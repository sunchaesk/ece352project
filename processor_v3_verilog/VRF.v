==> flow/design.v <==
module VRF
  (
   clock, vreg1, vreg2, vregw,
   vdataw, VRFWrite, vdata1, vdata2,
   vo0, vo1, vo2, vo3, reset
   );
   input clock;
   input [1:0] vreg1, vreg2, vregw;
   input [31:0] vdataw;
   input        VRFWrite;
   input        reset;
   output [31:0] vo0, vo1, vo2, vo3;
   output [31:0] vdata1, vdata2;
   reg [31:0]    v0, v1, v2, v3;
   reg [31:0]    temp1, temp2;
   always @(posedge clock or posedge reset) begin
      if (reset) begin
         v0 <= 32'b0;
         v1 <= 32'b0;
         v2 <= 32'b0;
         v3 <= 32'b0;
      end else if (VRFWrite == 1'b1) begin
         case (vregw)
           2'b00: v0 <= vdataw;
           2'b01: v1 <= vdataw;
           2'b10: v2 <= vdataw;
           2'b11: v3 <= vdataw;
         endcase
      end
   end
   always @(*) begin
      case (vreg1)
        2'b00: temp1 = v0;
        2'b01: temp1 = v1;
        2'b10: temp1 = v2;
        2'b11: temp1 = v3;
      endcase
      case (vreg2)
        2'b00: temp2 = v0;
        2'b01: temp2 = v1;
        2'b10: temp2 = v2;
        2'b11: temp2 = v3;
      endcase
   end
   assign vdata1 = temp1;
   assign vdata2 = temp2;
   assign vo0 = v0;
   assign vo1 = v1;
   assign vo2 = v2;
   assign vo3 = v3;
endmodule
# ---- Step by step through the tools: VRF
# Tool output for the design above, in the order of the flow.
# Line numbers count from 1 in the design file above.
# Operators carry their Yosys type and port widths (W data, S select, Z words).
# Library cell names are shortened.
# Not given: -
dict set report design {
  design {VRF}
  clk_port {clock}
  library {sky130hd}
  lib_corner {tt_025C_1v80}
}

# ---- Word level
# Source: Yosys, flattened and elaborated, memories not mapped. Widths are those after wreduce. Registers that Yosys merges into a memory's read port (data or address) are not register bits. Print and check cells do not count. Equal cells are merged and count once.
dict set report word_totals {
  regBits 128
  in_bits 41
  output_inout_bits 192
}
dict set report classes {
  n_eq 9
  n_mux 2
  reduce_and_logical 7
}
# operator count
set ops {}
lappend ops {{$pmux W32 S4} 2}
lappend ops {{$eq A2 B2 Y1 const B} 6}
lappend ops {{$reduce_and A2 Y1} 4}
lappend ops {{$eq A2 B1 Y1 const B} 3}
lappend ops {{$logic_not A2 Y1} 3}

# ---- Longest topological paths
# Longest topological path by Yosys (ltp), each cell counted once; first at word level (registers and memories cut), then after technology mapping (sequential cells cut; the memories' decode and read muxes count).
dict set report logic_depth {
  ltp_word 2
  ABC_AREA 0
  depth_mapped 4
}

# ---- After synthesis
# The flow's flattened synthesis, as Yosys stat reports it; memories are mapped. The netlist is that of the ABC_AREA named above (0 if unset); the other value can give another one.
# type count type_area_um2
set types {}
lappend types {dfrtp_1 128 3.2E+03}
lappend types {mux4_2 64 1.44E+03}
lappend types {mux2_2 126 1.42E+03}
lappend types {buf_2 21 105.101}
lappend types {buf_4 7 52.55}
lappend types {mux2_1 2 22.522}
lappend types {nand3b_1 2 15.014}
lappend types {nor3b_2 1 12.512}
lappend types {nand3_1 1 5.005}
lappend types {inv_1 1 3.754}
dict set report mapped {
  cell_count 353
  yosys_area_um2 6279.8
  seqArea_um2 3203.1
  ff_cells 128
  buffers 28
}

# ---- Worst setup path after synthesis
# OpenSTA on the mapped netlist: ideal clock, no wires. The path of least setup slack (recovery checks aside). Input and output delay are each 20% of the period. Register names are those of the netlist, which keeps one name where synthesis merged equal registers.
dict set report synth_path {
  path_type {input to output}
  startpoint {input vreg1[1]}
  endpoint {output vdata1[10]}
  tclk_ns 1.69
  in_delay_ns 0.338
  t_first_pin_ns 0.338
  arrival_time_ns 1.338
  required_time_ns 1.352
  setup_slack_ns 0.014
  delay_ns 1.000
  driving_pins 3
  n_path_buf 2
  synth_period_reached_ns 1.676
}
# "delay_ns" = arrival - input delay + setup time.
# A path that ends at an output port has no setup time.
# "driving_pins": output pins that drive a net of the path, with the launching flip-flop's if there is one; two outputs of one cell count as two.
# "synth_period_reached_ns" is the clock period less the worst setup slack; recovery checks do not enter. This is arithmetic on one report: input and output delays are still those of the set period (20% each).
# Between the ends stands the longest chain of elaborated cells between them, by number of cells; it is not shown to be the way that was timed. Of several equally long chains one is given.
# A line is the first line of the expression or statement that the cell stems from. Yosys adds cells for indexed reads and writes and turns some case tables into memories.
dict set report synth_via {
  cell_sequence {buf_2 -> buf_2 -> mux4_2}
  elab_chain_cells 2
}
# element line_no
set synth_rtl {}
lappend synth_rtl {{start, declared} 8} ;# input [1:0] vreg1, vreg2, vregw;
lappend synth_rtl {{$eq A2 B2 Y1} 32} ;# case (vreg1)
lappend synth_rtl {{$pmux W32 S4} 32}
lappend synth_rtl {{end, declared} 13} ;# output [31:0] vdata1, vdata2;

# VRF on sky130hd: 2 stored runs with different settings, listed in no order. Input and output delays are each 20% of the period that was set; the output load is 0.01 pF.
run="run 1" settings period_ns=1.15 CORE_UTILIZATION=59 SETUP_SLACK_MARGIN=0.28 PLACE_DENSITY_LB_ADDON=0.09 CORE_MARGIN=3 CELL_PAD_IN_SITES_GLOBAL_PLACEMENT=3 CELL_PAD_IN_SITES_DETAIL_PLACEMENT=2 TNS_END_PERCENT=85 GPL_ROUTABILITY_DRIVEN=1 CTS_CLUSTER_DIAMETER=330 MAX_ROUTING_LAYER="met4" CAP_MARGIN=20 SLEW_MARGIN=20
run="run 1" outcome="no final report: placement broke off with FLW-0024"
run="run 2" settings period_ns=1.09 CORE_UTILIZATION=64 HOLD_SLACK_MARGIN=0.3 CORE_ASPECT_RATIO=0.75 CORE_MARGIN=3 CELL_PAD_IN_SITES_DETAIL_PLACEMENT=2 TNS_END_PERCENT=80 CTS_CLUSTER_SIZE=56 SLEW_MARGIN=0 MIN_ROUTING_LAYER="met1" CAP_MARGIN=20
run="run 2" outcome="no final report: placement broke off with GPL-0301"
